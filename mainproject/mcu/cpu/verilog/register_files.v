==> flow/design.v <==
module register_files(
  input clk,
  input wr,
  input [3:0] rn, rm, rd,
  input [31:0] din,
  output reg [31:0] dout1,
  output reg [31:0] dout2,
);
  reg [31:0] register [0:15];
  always @(*) begin
    dout1 = register[rn];
    dout2 = register[rm];
  end
  always @(posedge clk) begin
    if (wr) register[rd] <= din;
  end
endmodule
Reports on register_files
What the tools print for register_files, step after step.
Lines are those of the file above, counted from 1.
Operators: Yosys type, input widths -> output width; for muxes data width and select width s.
Library cell names are shortened.
Not given: n/a
Design
  design top: register_files
  clock: clk
  cell library: sky130hd
  library corner: tt_025C_1v80

After elaboration
Counts by Yosys on the flattened word-level netlist (proc, flatten, opt, wreduce; memories kept). Register bits leave out memories and registers merged into their read ports (data or address); mux counts leave out enables and synchronous resets folded into registers. Print and check cells are left out. Cells with the same type and inputs are merged into one.
Memory sizes are those after Yosys's memory passes, which may raise the word count (mostly to a power of two), join words into wider ones and drop unused or constant bits.
Word-level totals
  register bits after elaboration: 0
  bits in latches: 0
  output and inout port bits: 64
  bits of input ports: 46
  bits in read-only memories: 0
  memories kept: 1
  clocked read ports x word width: 0
  memory bits (writable): 512
Memory list
  register: words 16, width 32, rd ports 2, write ports 1, RTL line 9  | reg [31:0] register [0:15];
Operators by class
  equal/unequal tests: 0
  add/sub/neg operators: 0
  muxes and demuxes: 3
  multipliers: 0
  bitwise logic cells: 0
  shifts and indexed selects: 0
  reductions and logical operators: 0
  div/mod/pow operators: 0
  order comparisons: 0
Operator list (number)
  $mux 32: 1
  $mux 4: 1
  $mux 1: 1

Depth
Depth = most cells in a row (Yosys ltp): at word level without a register or memory, in the mapped netlist without a sequential cell, where the memories' decode and read muxes count.
Depth
  word-level depth: 1
  ABC_AREA: 0
  mapped depth: 5

Netlist
The flow's flattened synthesis, as Yosys stat reports it; memories are mapped. The netlist is that of the ABC_AREA named above (0 if unset); the other value can give another one.
Totals and module areas in this step are rounded.
Mapped netlist
  synthesis area: 22910 µm²
  buffers: 86
  standard cells after synthesis: 1077
  flip-flops: 512
Cell types
  edfxtp_1: number 512, area in all 1.54E+04 µm²
  mux4_2: number 256, area in all 5765.53 µm²
  a22oi_1: number 128, area in all 960.922 µm²
  nand2_1: number 65, area in all 243.984 µm²
  clkbuf_1: number 39, area in all 146.39 µm²
  buf_4: number 18, area in all 135.13 µm²
  buf_2: number 16, area in all 80.077 µm²
  nor2_1: number 14, area in all 52.55 µm²
  buf_1: number 13, area in all 48.797 µm²
  nor2b_1: number 4, area in all 25.024 µm²
  nor3_1: number 4, area in all 20.019 µm²
  nand3b_1: number 2, area in all 15.014 µm²
  and2_1: number 2, area in all 12.512 µm²
  nand2b_1: number 2, area in all 12.512 µm²
  or3b_2: number 1, area in all 8.758 µm²
  nand3_1: number 1, area in all 5.005 µm²

Timing after synthesis
Source: OpenSTA report_checks on the synthesized netlist (no wires, ideal clock, input and output delay 20% of the period each), path of least setup slack; recovery checks are left aside. Register names are those of the netlist, which keeps one name where synthesis merged equal registers.
Path post-synthesis
  path type: input-to-reg
  from: in rd[2]
  to: mem register[0][0]
  path slack: -236 ps
  clock period: 3680 ps
  stages on the path: 2
  library setup time: 461 ps
  input delay: 736 ps
  delay of the path: 3179 ps
  arrival time: 3454 ps
  period reached after synthesis: 3916 ps
"delay of the path" = arrival - input delay + setup time.
"stages on the path" counts driving pins, that of a launching flip-flop among them; a cell with two outputs on the path counts twice.
"period reached after synthesis" = period - worst setup slack (recovery checks aside). The figure is calculated, with input and output delays left at 20% of the set period.
The rows between start and end are the longest chain of elaborated cells between them; the timing report does not say that the signal goes this way. Where chains are equally long, one stands for them.
A line is the first line of the expression or statement that the cell stems from. Yosys adds cells for indexed reads and writes and turns some case tables into memories.
On the way, post-synthesis
  path through: or3b_2 > nor3_1
  length of the longest elaborated chain: 1
  elaborated cells between the ends (all ways): 1
  those cells by class: mux (1)
RTL lines, path post-synthesis
  start: declaration: RTL line 4  | input [3:0] rn, rm, rd,
  $mux 4: RTL line 15  | if (wr) register[rd] <= din;
  end: declaration: RTL line 9  | reg [31:0] register [0:15];

Worst path after layout
Path of least setup slack in the final report of stored run 1 (OpenROAD, finished layout, wires in). Where an end is a register, its clock arrival counts in the times.
The report prints the path's times to 10 ps; the period is as set.
Path post-layout
  path type: input-to-output
  from: in rn[0]
  to: out dout1[0]
  path slack: 70 ps
  stages on the path: 6
  input delay: 760 ps
  arrival time: 2970 ps
  clock period: 3790 ps
The rows between start and end are the longest chain of elaborated cells between them; the timing report does not say that the signal goes this way. Where chains are equally long, one stands for them.
A memory read counts as a cell of the chain, while the word-level depth stops at memories.
On the way, post-layout
  path through: clkbuf_8 > buf_6 > mux4_2 > a22oi_1 > nand2_1 > clkdlybuf4s50_1
  length of the longest elaborated chain: 1
  elaborated cells between the ends (all ways): 1
  those cells by class: memory (1)
RTL lines, path post-layout
  start: declaration: RTL line 4  | input [3:0] rn, rm, rd,
  $mem_v2 16x32: RTL line 9  | reg [31:0] register [0:15];
  end: declaration: RTL line 6  | output reg [31:0] dout1,

Wiki page: register_files / flow data

Module register_files, platform sky130hd: 2 stored runs of the flow (Yosys, OpenROAD) with differing settings, in no particular order. Input and output delays are each 20% of the period that was set; the output load is 0.01 pF.
"achieved clock period": clock period set for the run, less the worst setup slack. It is reckoned from that one timing run; input and output delays stay at 20% of the period that was set.
By "time used up by the worst setup path" is meant the share of the clock period that the worst setup path is allowed (20% is reserved at inputs, 20% at outputs), minus its slack. Clock arrival times at its registers enter into it.
"time used up by the worst setup path" is known to 10 ps.
Measured values are rounded.

==> stored run 1: settings <==
{ "period_ns": 3.79, "CAP_MARGIN": 20, "CORE_MARGIN": 2, "CORE_UTILIZATION": 40, "SLEW_MARGIN": 20 }
==> stored run 1: results <==
die area: 59200 µm²
synthesis area: 22910 µm²
utilization in the final report: 48.7%
achieved clock period: 3724 ps
setup total negative slack: 0 ps
worst slack on setup checks: 66 ps
time used up by the worst setup path: 2210 ps
critical path type: input-to-output

==> stored run 2: settings <==
{ "period_ns": 3.41, "CORE_UTILIZATION": 22, "PLACE_DENSITY": 0.42, "CORE_ASPECT_RATIO": 1.35, "CELL_PAD_IN_SITES_GLOBAL_PLACEMENT": 2, "TNS_END_PERCENT": 50, "GPL_TIMING_DRIVEN": 1, "CTS_CLUSTER_DIAMETER": 184, "CAP_MARGIN": 20, "CORE_MARGIN": 2, "SLEW_MARGIN": 20 }
==> stored run 2: results <==
die area: 106700 µm²
time used up by the worst setup path: 1990 ps
critical path type: input-to-output
worst slack on setup checks: 55 ps
utilization in the final report: 27.6%
setup total negative slack: 0 ps
achieved clock period: 3355 ps
synthesis area: 22910 µm²
